==> flow/design.v <==
module vector_cordic(clk, rst, x_in, y_in, magnitude);
	input clk, rst;
	input 	signed 	[15:0] x_in, y_in;
	output 	[15:0] magnitude;
	reg	signed 	[19:0] x_mux[15:0], y_mux[15:0];
	reg signed  [19:0] x_in_r, y_in_r;
	reg signed  [19:0] x_w[15:0], y_w[15:0];
	reg signed  [19:0] x_r[15:0], y_r[15:0];
	wire signed [19:0] x_in2,y_in2;
	assign x_in2 = {x_in,4'b0};
	assign y_in2 = {y_in,4'b0};
	assign magnitude = x_r[15][19:4];
	integer i;
	always @(*) begin
		if(x_in_r[19]==0&&y_in_r[19]==0) begin		 
			x_mux[0] = x_in_r;
			y_mux[0] = y_in_r;
		end
		else if(x_in_r[19]==1&&y_in_r[19]==0) begin	 
			x_mux[0] = y_in_r;
			y_mux[0] = ~x_in_r + 1;
		end
		else if(x_in_r[19]==1&&y_in_r[19]==1) begin	 
			x_mux[0] = ~y_in_r + 1;
			y_mux[0] = x_in_r;
		end
		else begin								 
			x_mux[0] = x_in_r;
			y_mux[0] = y_in_r;
		end
		if(y_mux[0][19]==1) begin
			x_w[0] = x_mux[0] - (y_mux[0] >>> 0);
			y_w[0] = y_mux[0] + (x_mux[0] >>> 0);
		end
		else begin
			x_w[0] = x_mux[0] + (y_mux[0] >>> 0);
			y_w[0] = y_mux[0] - (x_mux[0] >>> 0);
		end
		x_mux[1] = x_r[0];
		y_mux[1] = y_r[0];
		if(y_mux[1][19]==1) begin
			x_w[1] = x_mux[1] - (y_mux[1] >>> 1);
			y_w[1] = y_mux[1] + (x_mux[1] >>> 1);
		end
		else begin
			x_w[1] = x_mux[1] + (y_mux[1] >>> 1);
			y_w[1] = y_mux[1] - (x_mux[1] >>> 1);
		end
		x_mux[2] = x_r[1];
		y_mux[2] = y_r[1];
		if(y_mux[2][19]==1) begin
			x_w[2] = x_mux[2] - (y_mux[2] >>> 2);
			y_w[2] = y_mux[2] + (x_mux[2] >>> 2);
		end
		else begin
			x_w[2] = x_mux[2] + (y_mux[2] >>> 2);
			y_w[2] = y_mux[2] - (x_mux[2] >>> 2);
		end
		x_mux[3] = x_r[2];
		y_mux[3] = y_r[2];
		if(y_mux[3][19]==1) begin
			x_w[3] = x_mux[3] - (y_mux[3] >>> 3);
			y_w[3] = y_mux[3] + (x_mux[3] >>> 3);
		end
		else begin
			x_w[3] = x_mux[3] + (y_mux[3] >>> 3);
			y_w[3] = y_mux[3] - (x_mux[3] >>> 3);
		end
		x_mux[4] = x_r[3];
		y_mux[4] = y_r[3];
		if(y_mux[4][19]==1) begin
			x_w[4] = x_mux[4] - (y_mux[4] >>> 4);
			y_w[4] = y_mux[4] + (x_mux[4] >>> 4);
		end
		else begin
			x_w[4] = x_mux[4] + (y_mux[4] >>> 4);
			y_w[4] = y_mux[4] - (x_mux[4] >>> 4);
		end
		x_mux[5] = x_r[4];
		y_mux[5] = y_r[4];
		if(y_mux[5][19]==1) begin
			x_w[5] = x_mux[5] - (y_mux[5] >>> 5);
			y_w[5] = y_mux[5] + (x_mux[5] >>> 5);
		end
		else begin
			x_w[5] = x_mux[5] + (y_mux[5] >>> 5);
			y_w[5] = y_mux[5] - (x_mux[5] >>> 5);
		end
		x_mux[6] = x_r[5];
		y_mux[6] = y_r[5];
		if(y_mux[6][19]==1) begin
			x_w[6] = x_mux[6] - (y_mux[6] >>> 6);
			y_w[6] = y_mux[6] + (x_mux[6] >>> 6);
		end
		else begin
			x_w[6] = x_mux[6] + (y_mux[6] >>> 6);
			y_w[6] = y_mux[6] - (x_mux[6] >>> 6);
		end
		x_mux[7] = x_r[6];
		y_mux[7] = y_r[6];
		if(y_mux[7][19]==1) begin
			x_w[7] = x_mux[7] - (y_mux[7] >>> 7);
			y_w[7] = y_mux[7] + (x_mux[7] >>> 7);
		end
		else begin
			x_w[7] = x_mux[7] + (y_mux[7] >>> 7);
			y_w[7] = y_mux[7] - (x_mux[7] >>> 7);
		end
		x_mux[8] = x_r[7];
		y_mux[8] = y_r[7];
		if(y_mux[8][19]==1) begin
			x_w[8] = x_mux[8] - (y_mux[8] >>> 8);
			y_w[8] = y_mux[8] + (x_mux[8] >>> 8);
		end
		else begin
			x_w[8] = x_mux[8] + (y_mux[8] >>> 8);
			y_w[8] = y_mux[8] - (x_mux[8] >>> 8);
		end
		x_mux[9] = x_r[8];
		y_mux[9] = y_r[8];
		if(y_mux[9][19]==1) begin
			x_w[9] = x_mux[9] - (y_mux[9] >>> 9);
			y_w[9] = y_mux[9] + (x_mux[9] >>> 9);
		end
		else begin
			x_w[9] = x_mux[9] + (y_mux[9] >>> 9);
			y_w[9] = y_mux[9] - (x_mux[9] >>> 9);
		end
		x_mux[10] = x_r[9];
		y_mux[10] = y_r[9];
		if(y_mux[10][19]==1) begin
			x_w[10] = x_mux[10] - (y_mux[10] >>> 10);
			y_w[10] = y_mux[10] + (x_mux[10] >>> 10);
		end
		else begin
			x_w[10] = x_mux[10] + (y_mux[10] >>> 10);
			y_w[10] = y_mux[10] - (x_mux[10] >>> 10);
		end
		x_mux[11] = x_r[10];
		y_mux[11] = y_r[10];
		if(y_mux[11][19]==1) begin
			x_w[11] = x_mux[11] - (y_mux[11] >>> 11);
			y_w[11] = y_mux[11] + (x_mux[11] >>> 11);
		end
		else begin
			x_w[11] = x_mux[11] + (y_mux[11] >>> 11);
			y_w[11] = y_mux[11] - (x_mux[11] >>> 11);
		end		
		x_mux[12] = x_r[11];
		y_mux[12] = y_r[11];
		if(y_mux[12][19]==1) begin
			x_w[12] = x_mux[12] - (y_mux[12] >>> 12);
			y_w[12] = y_mux[12] + (x_mux[12] >>> 12);
		end
		else begin
			x_w[12] = x_mux[12] + (y_mux[12] >>> 12);
			y_w[12] = y_mux[12] - (x_mux[12] >>> 12);
		end		
		x_mux[13] = x_r[12];
		y_mux[13] = y_r[12];
		if(y_mux[13][19]==1) begin
			x_w[13] = x_mux[13] - (y_mux[13] >>> 13);
			y_w[13] = y_mux[13] + (x_mux[13] >>> 13);
		end
		else begin
			x_w[13] = x_mux[13] + (y_mux[13] >>> 13);
			y_w[13] = y_mux[13] - (x_mux[13] >>> 13);
		end		
		x_mux[14] = x_r[13];
		y_mux[14] = y_r[13];
		if(y_mux[14][19]==1) begin
			x_w[14] = x_mux[14] - (y_mux[14] >>> 14);
			y_w[14] = y_mux[14] + (x_mux[14] >>> 14);
		end
		else begin
			x_w[14] = x_mux[14] + (y_mux[14] >>> 14);
			y_w[14] = y_mux[14] - (x_mux[14] >>> 14);
		end		
		x_mux[15] = x_r[14];
		y_mux[15] = y_r[14];
		if(y_mux[15][19]==1) begin
			x_w[15] = x_mux[15] - (y_mux[15] >>> 15);
			y_w[15] = y_mux[15] + (x_mux[15] >>> 15);
		end
		else begin
			x_w[15] = x_mux[15] + (y_mux[15] >>> 15);
			y_w[15] = y_mux[15] - (x_mux[15] >>> 15);
		end
	end
	always@ (posedge clk) begin
		if(~rst) begin
			x_in_r <= 0;
			y_in_r <= 0;
			for(i=0;i<16;i=i+1) begin
			x_r[i] <= 0;
			y_r[i] <= 0;
			end
		end
		else begin
			x_in_r <= x_in2;
			y_in_r <= y_in2;
			for(i=0;i<16;i=i+1) begin
			x_r[i] <= x_w[i];
			y_r[i] <= y_w[i];
			end
		end
	end
endmodule
-- Step by step through the tools: vector_cordic
What the tools print for vector_cordic, step after step.
Lines are those of the file above, counted from 1.
Library cell names are shortened.
The mark - stands for no value.
- top: vector_cordic
- clock port: clk
- standard-cell library: sky130hd
- corner: tt_025C_1v80

-- Word level
Yosys after proc, flatten, opt, wreduce and memory -nomap, before mapping. Enables and synchronous resets that opt folds into registers are not counted as muxes. Print and check cells are not counted.
- add/sub/neg operators: 63
- muxes and demuxes: 37
- bitwise logic cells: 4
- reductions and logical operators at 3
- operators with widths (operator ; count):
    two-way mux 20 bit ; 37
    adder 20 x 10 -> 20 bit ; 2
    subtractor 20 x 10 -> 20 bit ; 2
    adder 20 x 11 -> 20 bit ; 2
    subtractor 20 x 11 -> 20 bit ; 2
    adder 20 x 12 -> 20 bit ; 2
    subtractor 20 x 12 -> 20 bit ; 2
    adder 20 x 13 -> 20 bit ; 2
    subtractor 20 x 13 -> 20 bit ; 2
    adder 20 x 14 -> 20 bit ; 2
    subtractor 20 x 14 -> 20 bit ; 2
    adder 20 x 15 -> 20 bit ; 2
    subtractor 20 x 15 -> 20 bit ; 2
    adder 20 x 16 -> 20 bit ; 2
    subtractor 20 x 16 -> 20 bit ; 2
    adder 20 x 17 -> 20 bit ; 2
    subtractor 20 x 17 -> 20 bit ; 2
    adder 20 x 18 -> 20 bit ; 2
    subtractor 20 x 18 -> 20 bit ; 2
    adder 20 x 19 -> 20 bit ; 2
    subtractor 20 x 19 -> 20 bit ; 2
    adder 20 x 2 -> 20 bit with constant B ; 2
    subtractor 20 bit ; 2
    adder 20 x 6 -> 20 bit ; 2
    subtractor 20 x 6 -> 20 bit ; 2
    adder 20 x 7 -> 20 bit ; 2
    subtractor 20 x 7 -> 20 bit ; 2
    adder 20 x 8 -> 20 bit ; 2
Not listed: further kinds 9, cells in them 16.
- flip-flop bits (word level) at 660

-- Longest topological paths
Yosys ltp: most cells in a row. Word level: on the elaborated netlist, between registers, memories and ports. Mapped: between sequential cells and ports; inverters and the memories' decode and read muxes count.
- noted word-level depth: 7
- ABC_AREA: 0
- gate-level depth with buffers: 18
- depth with buffers taken out: 16

-- Netlist
The flow's flattened synthesis, as Yosys stat reports it; memories are mapped. The netlist is that of the ABC_AREA named above (0 if unset); the other value can give another one.
Totals and module areas in this step are rounded.
- cells by type (cell ; count ; total area (µm²)):
    dfxtp_1 ; 614 ; 1.23E+04
    ha_1 ; 620 ; 7757.44
    nor2_1 ; 887 ; 3.33E+03
    xnor2_1 ; 340 ; 2.98E+03
    xor2_1 ; 302 ; 2.65E+03
    a21oi_1 ; 516 ; 2.58E+03
    a21o_1 ; 189 ; 1.42E+03
    nand2_1 ; 359 ; 1.35E+03
    nor3_1 ; 261 ; 1.31E+03
    o21ai_0 ; 258 ; 1.29E+03
    inv_1 ; 294 ; 1.1E+03
    and2_1 ; 120 ; 750.72
    mux2i_1 ; 67 ; 670.643
    a31oi_1 ; 104 ; 650.624
    nand2b_1 ; 92 ; 575.552
    nand3_1 ; 110 ; 550.528
    fa_1 ; 27 ; 540.518
    clkbuf_1 ; 142 ; 533.011
Not listed: further types 69, cells in them 976.
- cell count at 6278
- cell area after synthesis: 50000 µm²
- noted flip-flops: 614

-- Path before layout
OpenSTA on the mapped netlist: ideal clock, no wires. The path of least setup slack (recovery checks aside). Input and output delay are each 20% of the period. Register names are those of the netlist, which keeps one name where synthesis merged equal registers.
- path type: register to register
- from: register x_r[8][12]
- to: register y_r[9][19]
- period at 3720 ps
- setup time at 128 ps
- time at the first pin: 0 ps
- data arrival time: 3582 ps
- required time: 3592 ps
- slack at 11 ps
- noted path delay: 3710 ps
- stages on the path: 16
- noted synthesis period reached: 3709 ps
"path delay" = arrival - input delay + setup time.
"stages on the path" counts driving pins, that of a launching flip-flop among them; a cell with two outputs on the path counts twice.
"synthesis period reached" is the clock period less the worst setup slack; recovery checks do not enter. This is arithmetic on one report: input and output delays are still those of the set period (20% each).
The rows between start and end are the longest chain of elaborated cells between them; the timing report does not say that the signal goes this way. Where chains are equally long, one stands for them.
Each line given opens the expression or statement behind the cell; cells for indexed reads and writes are added by Yosys, which also makes memories of some case tables.
- path through: dfxtp_1 > or4_1 > or3_1 > nor3_1 > nand2_1 > nand2_1 > nand2_1 > ha_1 > a21o_1 > a21oi_1 > o21ai_0 > a21o_1 > or4b_2 > a31oi_1 > xor2_1 > nor2_1
- length of the longest elaborated chain at 2
- RTL lines, path post-synthesis (item ; RTL line ; RTL):
    start: declaration ; 8 ; reg signed [19:0] x_r[15:0], y_r[15:0];
    start: assignment ; 195 ; x_r[i] <= 0;
    start: assignment ; 203 ; x_r[i] <= x_w[i];
    subtractor 20 x 11 -> 20 bit ; 127 ; y_w[9] = y_mux[9] - (x_mux[9] >>> 9);
    two-way mux 20 bit ; 121 ; if(y_mux[9][19]==1) begin
    end: assignment ; 196 ; y_r[i] <= 0;
    end: assignment ; 204 ; y_r[i] <= y_w[i];
    end: declaration ; 8 ;

-- Path in the finished layout
Path of least setup slack in the final report of flow run 1 (OpenROAD, finished layout, wires in). Where an end is a register, its clock arrival counts in the times.
The path's times are printed in steps of 10 ps; the period is the one set.
- path type: register to register
- from: register y_in_r[4]
- to: register y_r[0][19]
- period at 7040 ps
- setup time at 140 ps
- time at the first pin: 740 ps
- data arrival time: 5140 ps
- required time: 7630 ps
- slack at 2480 ps
- stages on the path: 16
The rows between start and end are the longest chain of elaborated cells between them; the timing report does not say that the signal goes this way. Where chains are equally long, one stands for them.
- path through: dfxtp_1 > inv_1 > ha_1 > nand2_1 > nand2_1 > xor2_1 > a21oi_1 > ha_1 > and2_1 > a31o_2 > nor3_1 > nor2_1 > a211oi_1 > nor2_1 > a2111oi_0 > nor4_1
- length of the longest elaborated chain at 7
- RTL lines, path after layout (item ; RTL line ; RTL):
    start: declaration ; 6 ; reg signed [19:0] x_in_r, y_in_r;
    start: assignment ; 193 ; y_in_r <= 0;
    start: assignment ; 201 ; y_in_r <= y_in2;
    NOT 20 bit ; 24 ; x_mux[0] = ~y_in_r + 1;
    adder 20 x 2 -> 20 bit ; 24 ;
    two-way mux 20 bit ; 23 ; else if(x_in_r[19]==1&&y_in_r[19]==1) begin
    two-way mux 20 bit ; 19 ; else if(x_in_r[19]==1&&y_in_r[19]==0) begin
    two-way mux 20 bit ; 15 ; if(x_in_r[19]==0&&y_in_r[19]==0) begin
    subtractor 20 bit ; 37 ; y_w[0] = y_mux[0] - (x_mux[0] >>> 0);
    two-way mux 20 bit ; 31 ; if(y_mux[0][19]==1) begin
    end: assignment ; 196 ; y_r[i] <= 0;
    end: assignment ; 204 ; y_r[i] <= y_w[i];
    end: declaration ; 8 ; reg signed [19:0] x_r[15:0], y_r[15:0];

Measured results for vector_cordic: 2 stored runs of the Yosys and OpenROAD flow on sky130hd. The settings differ; the order carries no meaning. The constraints put input and output delay at 20% of the set period each and load the outputs with 0.01 pF.
"period reached" = clock period - worst setup slack. The figure is calculated, with input and output delays left at 20% of the set period.
By "time on the worst setup path" is meant the share of the clock period that the worst setup path is allowed (20% is reserved at inputs, 20% at outputs), minus its slack. Clock arrival times at its registers enter into it.
"time on the worst setup path" is known to 10 ps.
Results are given in rounded form.

Flow run 1

==> flow/run.sh <==
#!/bin/bash
# the make line also repeats the synthesis and layout settings of config.mk as NAME=value (left out here)
make -C /OpenROAD-flow-scripts/flow DESIGN_CONFIG=/design/flow/config.mk WORK_HOME=/design/flow/orfs CLKGATE_MAP_FILE= finish
==> flow/config.mk <==
export PLATFORM = sky130hd
export DESIGN_NAME = vector_cordic
export DESIGN_NICKNAME = vector_cordic
export VERILOG_FILES = /design/flow/design.v
export SDC_FILE = /design/flow/constraint.sdc
export NUM_CORES = 4
export LEC_CHECK = 0
export ABC_AREA = 0
export CAP_MARGIN = 20
export CELL_PAD_IN_SITES_DETAIL_PLACEMENT = 1
export CORE_MARGIN = 2
export CORE_UTILIZATION = 40
export CTS_CLUSTER_SIZE = 55
export GPL_ROUTABILITY_DRIVEN = 0
export HOLD_SLACK_MARGIN = 0.01
export MAX_ROUTING_LAYER = met4
export MIN_ROUTING_LAYER = met2
export PLACE_DENSITY_LB_ADDON = 0.05
export SLEW_MARGIN = 20
==> flow/constraint.sdc <==
create_clock -name core_clock -period 7.04 [get_ports {clk}]
set_input_delay 1.4080 -clock core_clock [delete_from_list [all_inputs] [get_ports {clk}]]
set_output_delay 1.4080 -clock core_clock [all_outputs]
set_load 0.01 [all_outputs]

Measured in flow run 1:
- cell area after synthesis: 50000 µm²
- die size: 130000 µm²
- standard-cell area after layout at 55000 µm²
- utilization after layout: 0.44
- smallest setup slack at 2500 ps
- total negative slack at 0 ps
- smallest hold slack: 540 ps
- period reached at 4556 ps
- noted the time on the worst setup path: 4560 ps
- worst setup path type: register to register

Flow run 2

==> flow/run.sh <==
#!/bin/bash
# the make line also repeats the synthesis and layout settings of config.mk as NAME=value (left out here)
make -C /OpenROAD-flow-scripts/flow DESIGN_CONFIG=/design/flow/config.mk WORK_HOME=/design/flow/orfs CLKGATE_MAP_FILE= finish
==> flow/config.mk <==
export PLATFORM = sky130hd
export DESIGN_NAME = vector_cordic
export DESIGN_NICKNAME = vector_cordic
export VERILOG_FILES = /design/flow/design.v
export SDC_FILE = /design/flow/constraint.sdc
export NUM_CORES = 4
export LEC_CHECK = 0
export CAP_MARGIN = 20
export CELL_PAD_IN_SITES_GLOBAL_PLACEMENT = 2
export CORE_ASPECT_RATIO = 1.36
export CORE_MARGIN = 2
export CORE_UTILIZATION = 59
export GPL_TIMING_DRIVEN = 1
export PLACE_DENSITY = 0.46
export SLEW_MARGIN = 20
==> flow/constraint.sdc <==
create_clock -name core_clock -period 6.28 [get_ports {clk}]
set_input_delay 1.2560 -clock core_clock [delete_from_list [all_inputs] [get_ports {clk}]]
set_output_delay 1.2560 -clock core_clock [all_outputs]
set_load 0.01 [all_outputs]

Flow run 2: stopped before the end: placement reported GPL-0301.
